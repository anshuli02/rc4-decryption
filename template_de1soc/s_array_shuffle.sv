==> flow/design.v <==
module s_array_shuffle(
    input clk,
    input reset,
    input start_shuffle,
    input [23:0] secret_key,
    input [7:0] q,
    output [7:0] memory_address,
    output [7:0] data,
    output write_enable,
    output finish
);
logic [7:0] i, j, store_i, store_j; 
logic i_enable, j_enable, store_i_enable, store_j_enable;
logic i_reset, j_reset;
logic [7:0] secret_key_i_mod_keylength;
logic address_select, data_select;
typedef enum logic [9:0] {
    idle            = 10'b0_0_1_0_0_0_0_0_0_0,  
    store_i_address = 10'b0_0_0_0_0_0_0_0_0_0,
    read_s_i        = 10'b0_0_0_0_0_1_0_0_0_0,
    update_j        = 10'b0_0_0_0_0_0_1_0_0_0, 
    store_j_address = 10'b0_0_0_1_0_0_0_0_0_0,   
    read_s_j        = 10'b0_0_0_0_1_0_0_0_0_0,
    store_s_i       = 10'b0_1_1_0_0_0_0_0_0_0,   
    store_s_j       = 10'b0_1_0_1_0_0_0_0_0_0,   
    update_i        = 10'b0_0_0_0_0_0_0_1_0_0,
    finished        = 10'b1_0_0_0_0_0_0_0_1_1
}stateType;
stateType state = idle;
assign i_reset          = state[0];
assign j_reset          = state[1];
assign i_enable         = state[2];  
assign j_enable         = state[3];  
assign store_i_enable   = state[4];  
assign store_j_enable   = state[5];  
assign address_select   = state[6];		
assign data_select      = state[7];
assign write_enable     = state[8];
assign finish           = state[9];
assign memory_address = address_select ? j : i ;
assign data = data_select ? store_j : store_i;
always @(posedge clk) begin
    if (reset) begin
        state <= idle;
    end else begin
        case(state)
            idle: begin
                if (start_shuffle) begin
                    state <= store_i_address;
                end else begin
                    state <= idle;
                end
            end
            store_i_address: begin
                state <= read_s_i;
            end
            read_s_i: begin
                state <= update_j  ;
            end
            update_j  : begin
                state <= store_j_address;
            end
            store_j_address: begin
                state <= read_s_j;
            end
            read_s_j: begin
                state <= store_s_i;
            end
            store_s_i: begin
                state <= store_s_j;
            end
            store_s_j: begin
                state <= update_i   ;
            end
            update_i   : begin
                if (i == 8'hff) begin
                    state <= finished;
                end else begin
                    state <= store_i_address;
                end
            end
            finished: begin
                state <= idle;
            end            
            default: begin
                state <= idle;
            end
        endcase
    end
end
always_ff @(posedge clk) begin
    if (store_i_enable) begin
        store_i <= q;
    end
end
always_ff @(posedge clk) begin
    if (store_j_enable) begin
        store_j <= q;
    end
end
always_ff @(posedge clk) begin
    if (reset | i_reset) begin
        i <= 8'b0;
    end
    else if (i_enable) begin
        i <= i + 8'b1;
    end
end
always_ff @(posedge clk) begin
    if (reset | j_reset) begin
        j <= 8'b0;
    end
    else if (j_enable) begin
        j <= j + store_i + secret_key_i_mod_keylength;
    end
end
always_comb begin
    case (i % 8'd3)
        8'd0: secret_key_i_mod_keylength = secret_key[23:16];
        8'd1: secret_key_i_mod_keylength = secret_key[15:8];
        8'd2: secret_key_i_mod_keylength = secret_key[7:0];
        default: secret_key_i_mod_keylength = 8'b0;
    endcase
end
endmodule
; Step by step through the tools: s_array_shuffle
; Tool output for the design above, in the order of the flow.
; Line numbers count from 1 in the design file above.
; Operators carry their Yosys type and port widths (W data, S select, Z words).
; Cell names lack the library's common part.
; The mark - stands for no value.
[inputs]
top = s_array_shuffle
clk_port = clk
cell_library = sky130hd
corner = tt_025C_1v80

; Word-level counts
; Source: Yosys, flattened and elaborated, memories not mapped. Widths are those after wreduce; folded enables and synchronous resets count as part of the registers. Registers that Yosys merges into a memory's read port (data or address) are not register bits. Print and check cells do not count. Equal cells are merged and count once.
[classes]
shift = 0
equal = 11
muxes = 6
n_div = 1
mul = 0
addsub = 3
n_cmp = 0
n_reduce_logical = 2
n_logic = 2
[op_table]
columns = op, count
row1 = $pmux W10 S9, 1
row2 = $pmux W8 S3, 1
row3 = $mux W8, 3
row4 = $eq A10 B9 Y1 const B, 2
row5 = $mod A8 B2 Y8 const B, 1
row6 = $add A8 B8 Y8, 2
row7 = $eq A10 B3 Y1 const B, 1
row8 = $eq A10 B4 Y1 const B, 1
row9 = $eq A10 B5 Y1 const B, 1
row10 = $eq A10 B6 Y1 const B, 1
row11 = $eq A10 B7 Y1 const B, 1
row12 = $eq A10 B8 Y1 const B, 1
row13 = $logic_not A10 Y1, 1
row14 = $mux W10, 1
row15 = $add A8 B1 Y8 const B, 1
row16 = $eq A8 B1 Y1 const B, 1
row17 = $eq A8 B2 Y1 const B, 1
row18 = $eq A8 B8 Y1 const B, 1
row19 = $logic_not A8 Y1, 1
row20 = $or A1 B1 Y1, 2
[word_totals]
mem_bits_rw = 0
ff_bits = 42
mem_count = 0
clocked_rd_ports_x_width = 0
romBits = 0
latchBits = 0
output_inout_bits = 18
inputBits = 35
wordCells = 30

; Longest topological paths
; Longest topological path by Yosys (ltp), each cell counted once; first at word level (registers and memories cut), then after technology mapping (sequential cells cut; the memories' decode and read muxes count).
[depth]
depth_word = 4
abc_area = 0
mapped_depth = 31
ltp_nobuf = 27

; Synthesis result
; Source: synth_stat.txt of the flow (Yosys; design flattened, memories mapped). It holds for the ABC_AREA given above (unset counts as 0); a run with the other value may have another netlist.
; Totals and module areas in this step are rounded.
[by_type]
columns = type, count, type_area_um2
row1 = dfxtp_1, 24, 480.461
row2 = edfxtp_1, 16, 480.461
row3 = fa_1, 8, 160.154
row4 = ha_1, 11, 137.632
row5 = mux2_2, 11, 123.869
row6 = nor2_1, 28, 105.101
row7 = mux2i_1, 9, 90.086
row8 = xnor2_1, 10, 87.584
row9 = a21oi_1, 14, 70.067
row10 = xor2_1, 8, 70.067
row11 = nand2_1, 18, 67.565
row12 = o21ai_0, 13, 65.062
row13 = a221o_1, 6, 60.058
row14 = inv_1, 15, 56.304
row15 = a21o_1, 7, 52.55
row16 = clkbuf_1, 14, 52.55
row17 = and2_1, 6, 37.536
row18 = nor4_1, 6, 37.536
; Not listed: further types 41, cells in them 79.
[synth_totals]
buf_cells = 21
seq_area_um2 = 961
area_um2 = 2820
stdcells = 303
ff_cells = 40

; Worst setup path after synthesis
; OpenSTA on the mapped netlist: ideal clock, no wires. The path of least setup slack (recovery checks aside). Input and output delay are each 20% of the period. Register names are those of the netlist, which keeps one name where synthesis merged equal registers.
[synth_timing]
kind = reg-to-reg
startpoint = register i[4]
endpoint = register j[7]
t_first_pin_ns = 0.000
path_stages = 30
n_path_buf = 3
delay_ns = 6.138
required_ns = 7.019
setup_time_ns = 0.091
period_ns = 7.11
slack_ns = 0.972
t_arrival_ns = 6.047
synth_period_reached_ns = 6.138
; "delay_ns" = arrival - input delay + setup time.
; "path_stages" counts driving pins, that of a launching flip-flop among them; a cell with two outputs on the path counts twice.
; "synth_period_reached_ns" is the clock period less the worst setup slack; recovery checks do not enter. This is arithmetic on one report: input and output delays are still those of the set period (20% each).
; The rows between start and end are the longest chain of elaborated cells between them; the timing report does not say that the signal goes this way. Where chains are equally long, one stands for them.
; Each line given opens the expression or statement behind the cell; cells for indexed reads and writes are added by Yosys, which also makes memories of some case tables.
[synth_between]
path_cell_list = dfxtp_1 > buf_4 > and3b_1 > or3_1 > a32oi_2 > nand2_2 > ha_1 > clkbuf_1 > or3_1 > xnor2_1 > inv_1 > ha_1 > or3_1 > buf_2 > or3_1 > a21oi_1 > and2_1 > a221o_1 > fa_1 > ha_1 > inv_1 > fa_1 > nor2b_1 > o21ai_0 > nand2b_1 > a21o_1 > a21oi_1 > xnor2_1 > or3_1 > a311oi_1
elab_chain_len = 4
cone_cells = 6
cone_lines = 2
cone_classes = add/sub (1); div (1); eq/ne (2); mux (1); reduce/logical (1)
[synth_rtl]
columns = item, line
row1 = from (decl), 12  ; logic [7:0] i, j, store_i, store_j;
row2 = from (assign), 103  ; i <= 8'b0;
row3 = from (assign), 106  ; i <= i + 8'b1;
row4 = $mod A8 B2 Y8, 118  ; case (i % 8'd3)
row5 = $eq A8 B2 Y1, 118
row6 = $pmux W8 S3, 118
row7 = $add A8 B8 Y8, 114  ; j <= j + store_i + secret_key_i_mod_keylength;
row8 = to (assign), 111  ; j <= 8'b0;
row9 = to (assign), 114
row10 = to (decl), 12

; Path in the finished layout
; From the final timing report of flow run 1: the path of least setup slack in the routed layout; clock arrival at registers is part of the times.
[layout_timing]
kind = reg-to-reg
startpoint = register i[4]
endpoint = register j[7]
period_ns = 8.21
slack_ns = 1.23
required_ns = 8.40
t_first_pin_ns = 0.28
setup_time_ns = 0.09
t_arrival_ns = 7.17
n_path_buf = 0
path_stages = 27
; The rows between start and end are the longest chain of elaborated cells between them; the timing report does not say that the signal goes this way. Where chains are equally long, one stands for them.
[layout_between]
path_cell_list = dfxtp_1 > and3b_1 > or3_1 > a32oi_2 > nand2_2 > ha_1 > or3_1 > xnor2_1 > inv_1 > ha_1 > or3_1 > or3_1 > a21oi_1 > and2_1 > a221o_1 > fa_1 > ha_1 > inv_1 > fa_1 > nor2b_1 > o21ai_0 > nand2b_1 > a21o_1 > a21oi_1 > xnor2_1 > or3_1 > a311oi_1
elab_chain_len = 4
cone_cells = 6
cone_lines = 2
cone_classes = add/sub (1); div (1); eq/ne (2); mux (1); reduce/logical (1)
[layout_rtl]
columns = item, line
row1 = from (decl), 12  ; logic [7:0] i, j, store_i, store_j;
row2 = from (assign), 103  ; i <= 8'b0;
row3 = from (assign), 106  ; i <= i + 8'b1;
row4 = $mod A8 B2 Y8, 118  ; case (i % 8'd3)
row5 = $eq A8 B2 Y1, 118
row6 = $pmux W8 S3, 118
row7 = $add A8 B8 Y8, 114  ; j <= j + store_i + secret_key_i_mod_keylength;
row8 = to (assign), 111  ; j <= 8'b0;
row9 = to (assign), 114
row10 = to (decl), 12

; Measured results for s_array_shuffle: 2 stored runs of the Yosys and OpenROAD flow on sky130hd. The settings differ; the order carries no meaning. The constraints put input and output delay at 20% of the set period each and load the outputs with 0.01 pF.
; "period_reached_ns" means the clock period less the worst setup slack. The figure is calculated, with input and output delays left at 20% of the set period.
; By "worst_path_allowed_less_slack_ns" is meant the share of the clock period that the worst setup path is allowed (20% is reserved at inputs, 20% at outputs), minus its slack. Clock arrival times at its registers enter into it.
; The measured numbers are rounded.

[flow run 1: settings]
period_ns = 8.21
CAP_MARGIN = 20
CORE_MARGIN = 2
CORE_UTILIZATION = 40
SLEW_MARGIN = 20
[flow run 1: results]
cell_area_final_um2 = 3460
worst_path_allowed_less_slack_ns = 6.98
critical_path_type = reg-to-reg
timing.hold.ws_ns = 0.493
period_reached_ns = 6.977
synthesis_area_um2 = 2820
finish.utilization_pct = 50.9
dieArea_um2 = 7740
worst_setup_slack_ns = 1.23
fin_tns_ns = 0.000

[flow run 2: settings]
period_ns = 4.54
CORE_UTILIZATION = 50
PLACE_DENSITY = 0.69
HOLD_SLACK_MARGIN = -0.01
CORE_ASPECT_RATIO = 0.69
CTS_CLUSTER_DIAMETER = 369
MIN_ROUTING_LAYER = met1
CAP_MARGIN = 20
CORE_MARGIN = 2
SLEW_MARGIN = 20
[flow run 2: results]
timing.hold.ws_ns = 0.544
dieArea_um2 = 6270
worst_path_allowed_less_slack_ns = 5.71
critical_path_type = reg-to-reg
cell_area_final_um2 = 4210
synthesis_area_um2 = 2820
period_reached_ns = 5.708
fin_tns_ns = -4.26
worst_setup_slack_ns = -1.17
finish.utilization_pct = 78.3

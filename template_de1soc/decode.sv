==> flow/design.v <==
module decode(
	input clk,
    input reset,
	input start,	
	output logic[7:0] s_memory_address,
	output logic[7:0] s_memory_data, 
	output logic s_memory_write_enable,
	input [7:0] s_memory_q,	
	output logic [4:0] encrypted_memory_address,
	input [7:0] encrypted_memory_q,	
	output logic [4:0] decrypted_memory_address,
	output logic [7:0] decrypted_memory_data, 
	output logic decrypted_memory_write_enable,
	output logic finish
);
logic [7:0] i = 0, j = 0, store_i = 0 , store_j = 0, f = 0;
logic [4:0] k = 0;
logic [1:0] s_address_select;
logic i_reset, i_enable, j_reset, j_enable, k_reset, k_enable; 
logic store_i_enable, store_j_enable, f_enable, s_data_select;
typedef enum logic [14:0] {
    idle 				    = 15'b1_000_000_000_00_0_0_0,
    update_i 			    = 15'b0_000_100_000_00_0_0_0,
    set_s_i_address 	    = 15'b0_000_000_000_00_0_0_0,
    read_s_i 			    = 15'b0_000_000_100_00_0_0_0,
    update_j 			    = 15'b0_000_010_000_00_0_0_0,
    set_s_j_address 		= 15'b0_000_000_000_01_0_0_0,
    read_s_j			    = 15'b0_000_000_010_00_0_0_0,
    store_s_i 			    = 15'b0_000_000_000_01_0_1_0,
    store_s_j 			    = 15'b0_000_000_000_00_1_1_0,
    set_f_address 		    = 15'b0_000_000_000_11_0_0_0,
    read_f 			        = 15'b0_000_000_001_00_0_0_0,
    store_decrypted_message = 15'b0_000_000_000_00_0_0_1,
    update_k 			    = 15'b0_000_001_000_00_0_0_0,
    finished 			    = 15'b1_111_000_000_00_0_0_0
}stateType;
stateType state = idle;
assign finish = state[14];
assign i_reset = state[13]; 
assign j_reset = state[12]; 
assign k_reset = state[11];
assign i_enable = state[10];
assign j_enable = state[9];
assign k_enable = state[8];
assign store_i_enable = state[7];
assign store_j_enable = state[6];
assign f_enable = state[5];
assign s_address_select = state[4:3];
assign s_data_select = state[2];
assign s_memory_write_enable = state[1]; 
assign decrypted_memory_write_enable = state[0];
assign decrypted_memory_data = f ^ encrypted_memory_q;
assign encrypted_memory_address = k;
assign decrypted_memory_address = k;
always_ff @(posedge clk)
	if (reset) begin
		state <= idle;
    end else begin
		case (state)
			idle: begin
                if (start) begin
                    state <= update_i;
                end
            end
			update_i: begin
                state <= set_s_i_address;
            end
			set_s_i_address: begin
                state <= read_s_i;
            end
			read_s_i: begin
                state <= update_j;
            end
			update_j: begin
                state <= set_s_j_address;
            end
			set_s_j_address: begin
                state <= read_s_j;
            end
			read_s_j: begin
                state <= store_s_i;
            end
			store_s_i: begin
                state <= store_s_j;
            end
			store_s_j: begin
                state <= set_f_address;
            end
			set_f_address: begin
                state <= read_f;
            end
			read_f: begin
                state <= store_decrypted_message;
            end
			store_decrypted_message: begin
                state <= update_k;
            end
			update_k: begin
                if (k == 8'd31) begin
                    state <= finished;
                end else begin
                    state <= update_i;
                end
            end
			finished: begin
                state <= idle;
            end
		endcase
    end
always_ff @(posedge clk) begin
	if (reset | i_reset)
		i <= 8'b0;
	else if (i_enable)
		i <= i + 8'b1;
end
always_ff @(posedge clk) begin
	if (reset | j_reset)
		j <= 8'b0;
	else if (j_enable)
		j <= j + store_i;
end
always_ff @(posedge clk) begin
	if (reset | k_reset)
		k <= 5'b0;
	else if (k_enable)
		k <= k + 5'b1;
end
always_ff @(posedge clk) begin
	if (f_enable)
		f <= s_memory_q;
end
always_ff @(posedge clk) begin
	if (store_i_enable)
		store_i <= s_memory_q;
end
always_ff @(posedge clk) begin
	if (store_j_enable)
		store_j <= s_memory_q;
end
always_comb
	case (s_address_select)
		2'b00 : s_memory_address = i;
		2'b01 : s_memory_address = j;
		2'b11 : s_memory_address = store_i + store_j;
		default : s_memory_address = 8'b0;
	endcase
always_comb
	case (s_data_select)
		1'b0 : s_memory_data = store_i;
		1'b1 : s_memory_data = store_j;
		default : s_memory_data = 8'b0;
	endcase
endmodule
Reports on decode
The steps from the RTL of decode to its reports follow in flow order.
Lines are those of the file above, counted from 1.
Operators: Yosys type, input widths -> output width; for muxes data width and select width s.
The mark -- stands for no value.

set-up
  design top = decode
  clock port = clk
  cell library = sky130hd
  corner = tt_025C_1v80

Word-level counts
Counts by Yosys on the flattened word-level netlist (proc, flatten, opt, wreduce; memories kept). Register bits leave out memories and registers merged into their read ports (data or address). Print and check cells are left out. Cells with the same type and inputs are merged into one.

storage and ports
  input bits = 19
  register bits = 60

cells by class
  $add $sub $neg = 4
  muxes and demuxes = 5
  equal/unequal tests = 17
  reductions and logical operators = 4
  bitwise gates (word level) = 5

operator list
  cell                  count
  $pmux 15 s14          1
  $eq 15x15->1 const B  2
  $eq 15x4->1 const B   2
  $mux 15               2
  $pmux 8 s3            1
  $add 8x8->8           2
  $pmux 8 s2            1
  $eq 15x1->1 const B   1
  $eq 15x10->1 const B  1
  $eq 15x11->1 const B  1
  $eq 15x3->1 const B   1
  $eq 15x5->1 const B   1
  $eq 15x6->1 const B   1
  $eq 15x7->1 const B   1
  $eq 15x8->1 const B   1
  $eq 15x9->1 const B   1
  $logic_not 15->1      1
  $reduce_bool 14->1    1
  $add 8x1->8 const B   1
  $xor 8x8->8           1
  $add 5x1->5 const B   1
  $eq 5x5->1 const B    1
  $or 1x1->1            3
  $eq 2x1->1 const B    1
  $eq 2x2->1 const B    1
  $ne 2x2->1 const B    1
  $logic_not 2->1       1
  $reduce_and 2->1      1
  $not 1->1             1

Depth
Depth = most cells in a row (Yosys ltp): at word level without a register or memory, in the mapped netlist without a sequential cell, where the memories' decode and read muxes count.

logic depth
  depth after elaboration = 3
  ABC_AREA = 0
  depth in mapped cells = 9

Synthesis result
Yosys stat after the flow's synthesis: flattened, memories mapped to cells. It holds for the ABC_AREA given above (unset counts as 0); a run with the other value may have another netlist.

cells by type
  cell                       count  total area (µm²)
  sky130_fd_sc_hd__edfxtp_1  24     720.691
  sky130_fd_sc_hd__dfxtp_1   34     680.653
  sky130_fd_sc_hd__ha_1      17     212.704
  sky130_fd_sc_hd__xor2_1    17     148.893
  sky130_fd_sc_hd__nor2_1    39     146.39
  sky130_fd_sc_hd__mux2_2    11     123.869
  sky130_fd_sc_hd__mux2i_1   8      80.077
  sky130_fd_sc_hd__xnor2_1   9      78.826
  sky130_fd_sc_hd__o21ai_0   15     75.072
  sky130_fd_sc_hd__nand2_1   19     71.318
  sky130_fd_sc_hd__a21oi_1   13     65.062
  sky130_fd_sc_hd__nand3_1   13     65.062
  sky130_fd_sc_hd__a221oi_2  4      60.058
  sky130_fd_sc_hd__inv_1     16     60.058
  sky130_fd_sc_hd__nor3_1    9      45.043
  sky130_fd_sc_hd__a22o_1    5      43.792
  sky130_fd_sc_hd__fa_1      2      40.038
  sky130_fd_sc_hd__buf_4     5      37.536

Other cell types: 43; their cells: 84.

synthesis totals
  flip-flop cells = 58
  mapped area = 3388.2 µm²
  cell count = 344

Worst setup path after synthesis
Path of least setup slack by OpenSTA after synthesis, without wires, with an ideal clock, recovery checks aside; 20% of the period is set as input and as output delay. Where synthesis merged equal registers, the netlist keeps one of their names.

path post-synthesis
  path type = reg2out
  from = register store_i[0]
  to = output s_memory_address[6]
  stages = 10
  clock period = 3.77 ns
  launch time at the first pin = 0.000 ns
  setup slack = 1.286 ns
  arrival time = 1.730 ns
  delay of the path = 1.730 ns
  data required time = 3.016 ns
  period reached after synthesis = 2.484 ns

"delay of the path" = arrival - input delay + setup time.
A path that ends at an output port has no setup time.
"stages" counts driving pins, that of a launching flip-flop among them; a cell with two outputs on the path counts twice.
"period reached after synthesis" is the clock period less the worst setup slack; recovery checks do not enter. This is arithmetic on one report: input and output delays are still those of the set period (20% each).
The rows between start and end are the longest chain of elaborated cells between them; the timing report does not say that the signal goes this way. Where chains are equally long, one stands for them.
Each line given opens the expression or statement behind the cell; cells for indexed reads and writes are added by Yosys, which also makes memories of some case tables.

between the ends, post-synthesis
  cells stage by stage = sky130_fd_sc_hd__edfxtp_1 > sky130_fd_sc_hd__ha_1 > sky130_fd_sc_hd__inv_1 > sky130_fd_sc_hd__fa_1 > sky130_fd_sc_hd__nor2b_1 > sky130_fd_sc_hd__o21ai_0 > sky130_fd_sc_hd__nand2b_1 > sky130_fd_sc_hd__a31oi_1 > sky130_fd_sc_hd__xor2_1 > sky130_fd_sc_hd__o21ai_0
  length of the longest elaborated chain = 2
  elaborated cells on any way between the ends = 2
  source lines of those cells = 2
  classes of those cells = 1 x add/sub; 1 x mux

RTL lines, path post-synthesis
  element          RTL line  source
  start, declared  16        logic [7:0] i = 0, j = 0, store_i = 0 , store_j = 0, f = 0;
  start, assigned  134       store_i <= s_memory_q;
  $add 8x8->8      144       2'b11 : s_memory_address = store_i + store_j;
  $pmux 8 s3       141       case (s_address_select)
  end, declared    5         output logic[7:0] s_memory_address,

Worst path after layout
From the final timing report of entry B: the path of least setup slack in the routed layout; clock arrival at registers is part of the times.

path after layout
  path type = reg2out
  from = register store_i[1]
  to = output s_memory_address[5]
  launch time at the first pin = 0.34 ns
  data required time = 2.38 ns
  clock period = 2.97 ns
  stages = 9
  setup slack = 0.09 ns
  arrival time = 2.29 ns

The rows between start and end are the longest chain of elaborated cells between them; the timing report does not say that the signal goes this way. Where chains are equally long, one stands for them.

between the ends, after layout
  cells stage by stage = sky130_fd_sc_hd__edfxtp_1 > sky130_fd_sc_hd__ha_1 > sky130_fd_sc_hd__a21o_1 > sky130_fd_sc_hd__a211oi_2 > sky130_fd_sc_hd__nor2_1 > sky130_fd_sc_hd__nor2_1 > sky130_fd_sc_hd__xor2_1 > sky130_fd_sc_hd__o21ai_0 > sky130_fd_sc_hd__dlygate4sd2_1
  length of the longest elaborated chain = 2
  elaborated cells on any way between the ends = 2
  source lines of those cells = 2
  classes of those cells = 1 x add/sub; 1 x mux

RTL lines, path after layout
  element          RTL line  source
  start, declared  16        logic [7:0] i = 0, j = 0, store_i = 0 , store_j = 0, f = 0;
  start, assigned  134       store_i <= s_memory_q;
  $add 8x8->8      144       2'b11 : s_memory_address = store_i + store_j;
  $pmux 8 s3       141       case (s_address_select)
  end, declared    5         output logic[7:0] s_memory_address,

Top module decode; platform sky130hd; tools Yosys and OpenROAD; 2 stored runs in no particular order. Input and output delays are each 20% of the period that was set; the output load is 0.01 pF.
"achieved clock period (ns)" = clock period - worst setup slack. The figure is calculated, with input and output delays left at 20% of the set period.
"worst setup path time (ns)" means the part of the period allowed to the worst setup path (the constraints hold back 20% at inputs and 20% at outputs) less its slack; where the path has registers, the arrival times of their clocks count too.
"finish__power__total" rests on the timing tool's default activity at the inputs, not on a simulated workload.

settings of entry A
{
  "period_ns": 1.52,
  "CORE_UTILIZATION": 36,
  "SETUP_SLACK_MARGIN": 0.08,
  "PLACE_DENSITY_LB_ADDON": 0.16,
  "CORE_ASPECT_RATIO": 1.95,
  "CORE_MARGIN": 4,
  "CELL_PAD_IN_SITES_GLOBAL_PLACEMENT": 2,
  "CELL_PAD_IN_SITES_DETAIL_PLACEMENT": 2,
  "CTS_CLUSTER_SIZE": 71,
  "SLEW_MARGIN": 15,
  "MIN_ROUTING_LAYER": "met2",
  "MAX_ROUTING_LAYER": "met4",
  "CAP_MARGIN": 20
}
report of entry A: did not finish, cts, DPL-0033

settings of entry B
{
  "period_ns": 2.97,
  "CORE_UTILIZATION": 46,
  "PLACE_DENSITY": 0.94,
  "HOLD_SLACK_MARGIN": 0.21,
  "CAP_MARGIN": 20,
  "CORE_MARGIN": 2,
  "SLEW_MARGIN": 20
}
report of entry B
yosys chip area after synthesis (um^2): 3388.2
finish__design__die__area: 8068.5
finish__design__instance__area__stdcell: 4196.5
finish__design__instance__utilization: 0.5848
finish__timing__setup__ws: 0.088
finish__timing__setup__tns: 0.000
finish__timing__hold__ws: 0.495
finish__power__total: 2.618e-03
achieved clock period (ns): 2.882
worst setup path time (ns): 2.29
worst setup path kind: reg2out
